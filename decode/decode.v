==> flow/design.v <==
`timescale 1ns / 1ps
`timescale 1ns / 1ps
module control(
    input wire clk, rst,
    input wire [5:0] opcode,
    output reg [1:0] wb,
    output reg [2:0] mem,
    output reg [3:0] ex
);
    parameter RTYPE = 6'b000000;
    parameter LW = 6'b100011;  
    parameter SW = 6'b101011;  
    parameter BEQ = 6'b000100;  
    parameter NOP = 6'b100000;  
    initial begin
        wb = 2'd0;
        mem = 3'd0;
        ex = 4'd0;
    end
    always @(posedge clk) begin
        if (rst) begin
            wb <= 2'd0;
            mem <= 3'd0;
            ex <= 4'd0;
        end
        case (opcode)
            RTYPE: begin
                wb <= 2'b10;
                mem <= 3'b000;
                ex <= 4'b1100;
            end
            LW: begin
                wb <= 2'b11;
                mem <= 3'b010;
                ex <= 4'b0001;
            end
            SW: begin
                wb <= 2'b00;
                mem <= 3'b001;
                ex <= 4'b0001;
            end
            BEQ: begin
                wb <= 2'b00;
                mem <= 3'b100;
                ex <= 4'b0100;
            end
            default: begin 
                wb <= 2'b0;
                mem <= 3'b0;
                ex <= 4'b0;
            end
        endcase
    end
endmodule
`timescale 1ns / 1ps
module idExLatch(
    input wire clk, rst,
    input wire [1:0] ctl_wb,
    input wire [2:0] ctl_mem,
    input wire [3:0] ctl_ex,
    input wire [31:0] npc, readdat1, readdat2, sign_ext, 
    input wire [4:0] instr_bits_20_16, instr_bits_15_11, 
    output reg [1:0] wb_out, 
    output reg [2:0] mem_out,
    output reg [3:0] ctl_out,
    output reg [31:0] npc_out, readdat1_out, readdat2_out, sign_ext_out, 
    output reg [4:0] instr_bits_20_16_out, instr_bits_15_11_out
);
    always @(posedge clk) begin
        if (rst) begin
            wb_out <= 2'b00;
            mem_out <= 3'b000;
            ctl_out <= 4'b0000;
            npc_out <= 32'b0;
            readdat1_out <= 32'b0;
            readdat2_out <= 32'b0;
            sign_ext_out <= 32'b0;
            instr_bits_20_16_out <= 5'b00000;
            instr_bits_15_11_out <= 5'b00000;
        end
        else begin
            wb_out <= ctl_wb;
            wb_out <= ctl_wb;
            mem_out <= ctl_mem;
            ctl_out <= ctl_ex;
            npc_out <= npc;
            readdat1_out <= readdat1;
            readdat2_out <= readdat2;
            sign_ext_out <= sign_ext;
            instr_bits_20_16_out <= instr_bits_20_16;
            instr_bits_15_11_out <= instr_bits_15_11;
        end
    end    
endmodule
`timescale 1ns / 1ps
module regfile(
    input wire clk, rst, regwrite, 
    input wire [4:0] rs, rt, rd,
    input wire [31:0] writedata,
    output reg [31:0] A_readdat1, B_readdat2   
);
    reg [31:0] REG [0:31];
    initial begin
        REG[0] = 32'h002300AA;
        REG[1] = 32'h10654321;
        REG[2] = 32'h00100022;
        REG[3] = 32'h8C123456;
        REG[4] = 32'h8F123456;
        REG[5] = 32'hAD654321;
        REG[6] = 32'h60000066;
        REG[7] = 32'h13012345;
        REG[8] = 32'hAC654321;
        REG[9] = 32'h12012345;
    end
    always @(posedge clk) begin
        if (rst) begin
            A_readdat1 <= 32'b0;
            B_readdat2 <= 32'b0;
        end
        else begin
            if (regwrite) begin
                REG[rd] <= writedata;
            end
            else begin
                A_readdat1 <= REG[rs];
                B_readdat2 <= REG[rt];
            end 
        end
    end
endmodule
`timescale 1ns / 1ps
module signExt(
    input wire [15:0] immediate,
    output wire [31:0] extended
);
    assign extended = {{16{immediate[15]}}, immediate};
endmodule
module decode(
    input wire          clk,
                        rst,
                        wb_reg_write,
    input wire [4:0]    wb_write_reg_location,
    input wire [31:0]   mem_wb_write_data,
                        if_id_instr,
                        if_id_npc,
    output wire [1:0]   id_ex_wb,
    output wire [2:0]   id_ex_mem,
    output wire [3:0]   id_ex_execute,
    output wire [31:0]  id_ex_npc,
                        id_ex_readdat1,
                        id_ex_readdat2,
                        id_ex_sign_ext,
    output wire [4:0]   id_ex_instr_bits_20_16,
                        id_ex_instr_bits_15_11
);
    wire [31:0] sign_ext_internal;
    wire [31:0] readdat1_internal;
    wire [31:0] readdat2_internal;
    wire [1:0] wb_internal;
    wire [2:0] mem_internal;
    wire [3:0] ex_internal;
    signExt sE0 (
        .immediate(if_id_instr[15:0]),
        .extended(sign_ext_internal)
    );
    regfile rf0 (
        .clk(clk),
        .rst(rst),
        .regwrite(wb_reg_write),
        .rs(if_id_instr[25:21]),
        .rt(if_id_instr[20:16]),
        .rd(wb_write_reg_location),
        .writedata(mem_wb_write_data),
        .A_readdat1(readdat1_internal),
        .B_readdat2(readdat2_internal)
    );
    control c0 (
        .clk(clk),
        .rst(rst),
        .opcode(if_id_instr[31:26]),
        .wb(wb_internal),
        .mem(mem_internal),
        .ex(ex_internal)
    ); 
    idExLatch iEL0 (
        .clk(clk),
        .rst(rst),
        .ctl_wb(wb_internal),
        .ctl_mem(mem_internal),
        .ctl_ex(ex_internal),
        .npc(if_id_npc),
        .readdat1(readdat1_internal),
        .readdat2(readdat2_internal),
        .sign_ext(sign_ext_internal),
        .instr_bits_20_16(if_id_instr[20:16]),
        .instr_bits_15_11(if_id_instr[15:11]),
        .wb_out(id_ex_wb),
        .mem_out(id_ex_mem),
        .ctl_out(id_ex_execute),
        .npc_out(id_ex_npc),
        .readdat1_out(id_ex_readdat1),
        .readdat2_out(id_ex_readdat2),
        .sign_ext_out(id_ex_sign_ext),
        .instr_bits_20_16_out(id_ex_instr_bits_20_16),
        .instr_bits_15_11_out(id_ex_instr_bits_15_11)
    );
endmodule
From RTL to reports: decode
What the tools print for decode, step after step. Line numbers count from 1 in the design file above. Cell names lack the library's common part. Not given: -

Top module: decode. Clock port: clk. Library: sky130hd. Timing corner: tt_025C_1v80.

Elaborated design
Source: Yosys, flattened and elaborated, memories not mapped. Widths are those after wreduce; folded enables and synchronous resets count as part of the registers. Print and check cells do not count. Yosys's memory passes give these memory sizes; they may raise the number of words (mostly to a power of two), join words into wider ones and drop unused or constant bits.

Eq/ne operators: 3. Mux-type cells: 9. Under reductions and logical operators stands 4.

Operators with widths (number): two-way mux 32 bit (2); == test 6 bit (second input constant) (2); case mux 4 bit (select 3 bit) (1); two-way mux 5 bit (2); case mux 3 bit (select 3 bit) (1); == test 6 x 3 -> 1 bit (second input constant) (1); logical NOT 6 bit (1); case mux 2 bit (select 2 bit) (1); logical NOT 1 bit (2); OR reduction 2 bit (1); two-way mux 1 bit (2).

The figure for bits in registers is 140. The entry for memory bits (writable) reads 1024. Under clocked read ports x word width stands 64. Under memories stands 1. The figure for input bits is 104. The figure for output and inout bits is 147. Word-level cells: 29.

Memory list: rf0.REG (words 32, width 32, rd ports 2, wr ports 1, RTL line 102) `reg [31:0] REG [0:31];`.

Depth
Yosys ltp: most cells in a row. Word level: on the elaborated netlist, between registers, memories and ports. Mapped: between sequential cells and ports; inverters and the memories' decode and read muxes count.

For depth after elaboration the number is 3. The figure for ABC_AREA is 0. Depth in mapped cells: 9. Depth with buffers taken out: 4.

Netlist
Source: synth_stat.txt of the flow (Yosys; design flattened, memories mapped). It holds for the ABC_AREA given above (unset counts as 0); a run with the other value may have another netlist. Totals and module areas in this step are rounded.

The figure for mapped cells is 3097. The figure for cell area after synthesis is 54000 um2. Sequential area: 35000 um2. The entry for flip-flops reads 1221. The entry for buffer cells reads 257.

Cell types: edfxtp_1 (number 1024, total area 3.07E+04 um2); mux4_2 (number 384, total area 8.65E+03 um2); dfxtp_1 (number 197, total area 3.94E+03 um2); mux2i_1 (number 320, total area 3.2E+03 um2); a221oi_2 (number 66, total area 990.95 um2); nor2b_1 (number 130, total area 813.28 um2); mux2_2 (number 64, total area 720.691 um2); a32oi_1 (number 64, total area 560.538 um2); a221oi_1 (number 62, total area 543.021 um2); nand2_1 (number 134, total area 502.982 um2); a22oi_1 (number 64, total area 480.461 um2); nor2_1 (number 109, total area 409.142 um2); a211oi_1 (number 54, total area 405.389 um2); clkbuf_1 (number 108, total area 405.389 um2); buf_4 (number 52, total area 390.374 um2); nand3_1 (number 65, total area 325.312 um2); buf_2 (number 62, total area 310.298 um2); inv_1 (number 68, total area 255.245 um2).

Other cell types: 17; their cells: 70. By module: a second synthesis without flattening, with its own total; a netlist apart from the flattened one above.

The figure for cell total of the unflattened synthesis is 2912. Area (unflattened synthesis): 53000 um2.

Each row is one instance without its submodules.

By module: regfile (times used 1, cells 2549, area 49000 um2, seq. area 32000 um2); idExLatch (times used 1, cells 310, area 4000 um2, seq. area 2900 um2); control (times used 1, cells 21, area 240 um2, seq. area 140 um2); signExt (times used 1, cells 32, area 240 um2, seq. area 0.0 um2); decode (times used 1, cells 0, area 0.0 um2, seq. area 0.0 um2).

Worst setup path after synthesis
OpenSTA on the mapped netlist: ideal clock, no wires. The path of least setup slack (recovery checks aside). Input and output delay are each 20% of the period. Register names are those of the netlist, which keeps one name where synthesis merged equal registers.

Kind: input-to-reg. Start point: input wb_reg_write. End point: memory rf0.REG[15][0]. Under period stands 4.02 ns. Under input delay stands 0.804 ns. The entry for library setup time reads 0.421 ns. The figure for time at the first pin is 0.804 ns. The figure for arrival time is 3.134 ns. For required time the number is 3.599 ns. The figure for path slack is 0.464 ns. The entry for path delay reads 2.751 ns. For stages on the path the number is 5. Under buffers on the path stands 3. For synthesis period reached the number is 3.556 ns.

"path delay" is the arrival time less input delay plus setup time. "stages on the path": output pins that drive a net of the path, with the launching flip-flop's if there is one; two outputs of one cell count as two. "synthesis period reached" = period - worst setup slack (recovery checks aside). The figure is calculated, with input and output delays left at 20% of the set period. Between the ends stands the longest chain of elaborated cells between them, by number of cells; it is not shown to be the way that was timed. Of several equally long chains one is given. A line is the first line of the expression or statement that the cell stems from. Yosys adds cells for indexed reads and writes and turns some case tables into memories. Only ways into the end's enable, where the timed path ends, are counted here.

Cells stage by stage: buf_2 > buf_2 > buf_1 > nand4b_1 > nor2_1. The figure for length of the longest elaborated chain is 2. Under elaborated cells between the ends (all ways) stands 4. The figure for RTL lines with such cells is 2. Classes of those cells: 4 x mux.

RTL lines, path post-synthesis: from (decl) (RTL line 141) `wb_reg_write,`; two-way mux 5 bit (RTL line 121) `if (regwrite) begin`; two-way mux 5 bit (RTL line 116) `if (rst) begin`; to (decl) (RTL line 102) `reg [31:0] REG [0:31];`.

Path in the finished layout
Path of least setup slack in the final report of run 2 (OpenROAD, finished layout, wires in). Where an end is a register, its clock arrival counts in the times.

Kind: reg-to-output. Start point: register (no name shown). End point: output id_ex_sign_ext[22]. Under period stands 3.03 ns. External output delay: 0.61 ns. The figure for time at the first pin is 0.80 ns. The figure for arrival time is 2.05 ns. For required time the number is 2.42 ns. The figure for path slack is 0.38 ns. For stages on the path the number is 2. Under buffers on the path stands 1.

Cells stage by stage: dfxtp_1 > clkdlybuf4s50_1. The figure for length of the longest elaborated chain is 0. Under elaborated cells between the ends (all ways) stands 0. The figure for RTL lines with such cells is 0.

RTL lines, path after layout: to (decl) (RTL line 152) `id_ex_sign_ext,`.

Ticket comment

Top module decode; platform sky130hd; tools Yosys and OpenROAD; 2 stored runs in no particular order. Input and output delays are each 20% of the period that was set; the output load is 0.01 pF. "period reached" = clock period - worst setup slack. The figure is calculated, with input and output delays left at 20% of the set period. "critical path time" is the time allowed to the run's worst setup path (the clock period less input and output delay, where it has them) less its slack. Clock arrival times count: a late capture clock shortens it, a late launch clock lengthens it. By "total power after layout" is meant OpenSTA's value without simulated activity: inputs other than the clock are taken to toggle once in ten clock periods, and the tool carries that through the logic. Results are given in rounded form.

Files of run 1:
==> flow/run.sh <==
#!/bin/bash
# the make line also repeats the synthesis and layout settings of config.mk as NAME=value (left out here)
make -C /OpenROAD-flow-scripts/flow DESIGN_CONFIG=/design/flow/config.mk WORK_HOME=/design/flow/orfs CLKGATE_MAP_FILE= finish
==> flow/config.mk <==
export PLATFORM = sky130hd
export DESIGN_NAME = decode
export DESIGN_NICKNAME = decode
export VERILOG_FILES = /design/flow/design.v
export SDC_FILE = /design/flow/constraint.sdc
export NUM_CORES = 4
export LEC_CHECK = 0
export CAP_MARGIN = 15
export CELL_PAD_IN_SITES_DETAIL_PLACEMENT = 2
export CORE_MARGIN = 5
export CORE_UTILIZATION = 70
export HOLD_SLACK_MARGIN = 0.21
export MIN_ROUTING_LAYER = met2
export PLACE_DENSITY_LB_ADDON = 0.01
export SETUP_SLACK_MARGIN = -0.16
export SLEW_MARGIN = 20
==> flow/constraint.sdc <==
create_clock -name core_clock -period 6.73 [get_ports {clk}]
set_input_delay 1.3460 -clock core_clock [delete_from_list [all_inputs] [get_ports {clk}]]
set_output_delay 1.3460 -clock core_clock [all_outputs]
set_load 0.01 [all_outputs]

Outcome of run 1: unfinished; error DPL-0033 in placement.

Files of run 2:
==> flow/run.sh <==
#!/bin/bash
# the make line also repeats the synthesis and layout settings of config.mk as NAME=value (left out here)
make -C /OpenROAD-flow-scripts/flow DESIGN_CONFIG=/design/flow/config.mk WORK_HOME=/design/flow/orfs CLKGATE_MAP_FILE= finish
==> flow/config.mk <==
export PLATFORM = sky130hd
export DESIGN_NAME = decode
export DESIGN_NICKNAME = decode
export VERILOG_FILES = /design/flow/design.v
export SDC_FILE = /design/flow/constraint.sdc
export NUM_CORES = 4
export LEC_CHECK = 0
export CAP_MARGIN = 20
export CORE_ASPECT_RATIO = 0.58
export CORE_MARGIN = 2
export CORE_UTILIZATION = 26
export MAX_ROUTING_LAYER = met4
export MIN_ROUTING_LAYER = met2
export PLACE_DENSITY_LB_ADDON = 0.12
export SETUP_SLACK_MARGIN = -0.01
export SLEW_MARGIN = 20
==> flow/constraint.sdc <==
create_clock -name core_clock -period 3.03 [get_ports {clk}]
set_input_delay 0.6060 -clock core_clock [delete_from_list [all_inputs] [get_ports {clk}]]
set_output_delay 0.6060 -clock core_clock [all_outputs]
set_load 0.01 [all_outputs]

Results of run 2. For the total negative setup slack the run shows 0.000 ns. For the setup slack of the worst path the run shows 0.38 ns. The post-layout utilization is 32 %. The measured critical path time is 2.05 ns. Worst setup path type: reg-to-output. The total power after layout comes to 40 mW. The standard-cell area of the final layout stands at 67000 um2. The worst hold slack in the final report reads 0.080 ns. The total die area reads 210000 um2. The chip area in the Yosys report comes to 54000 um2. The measured period reached is 2.651 ns.
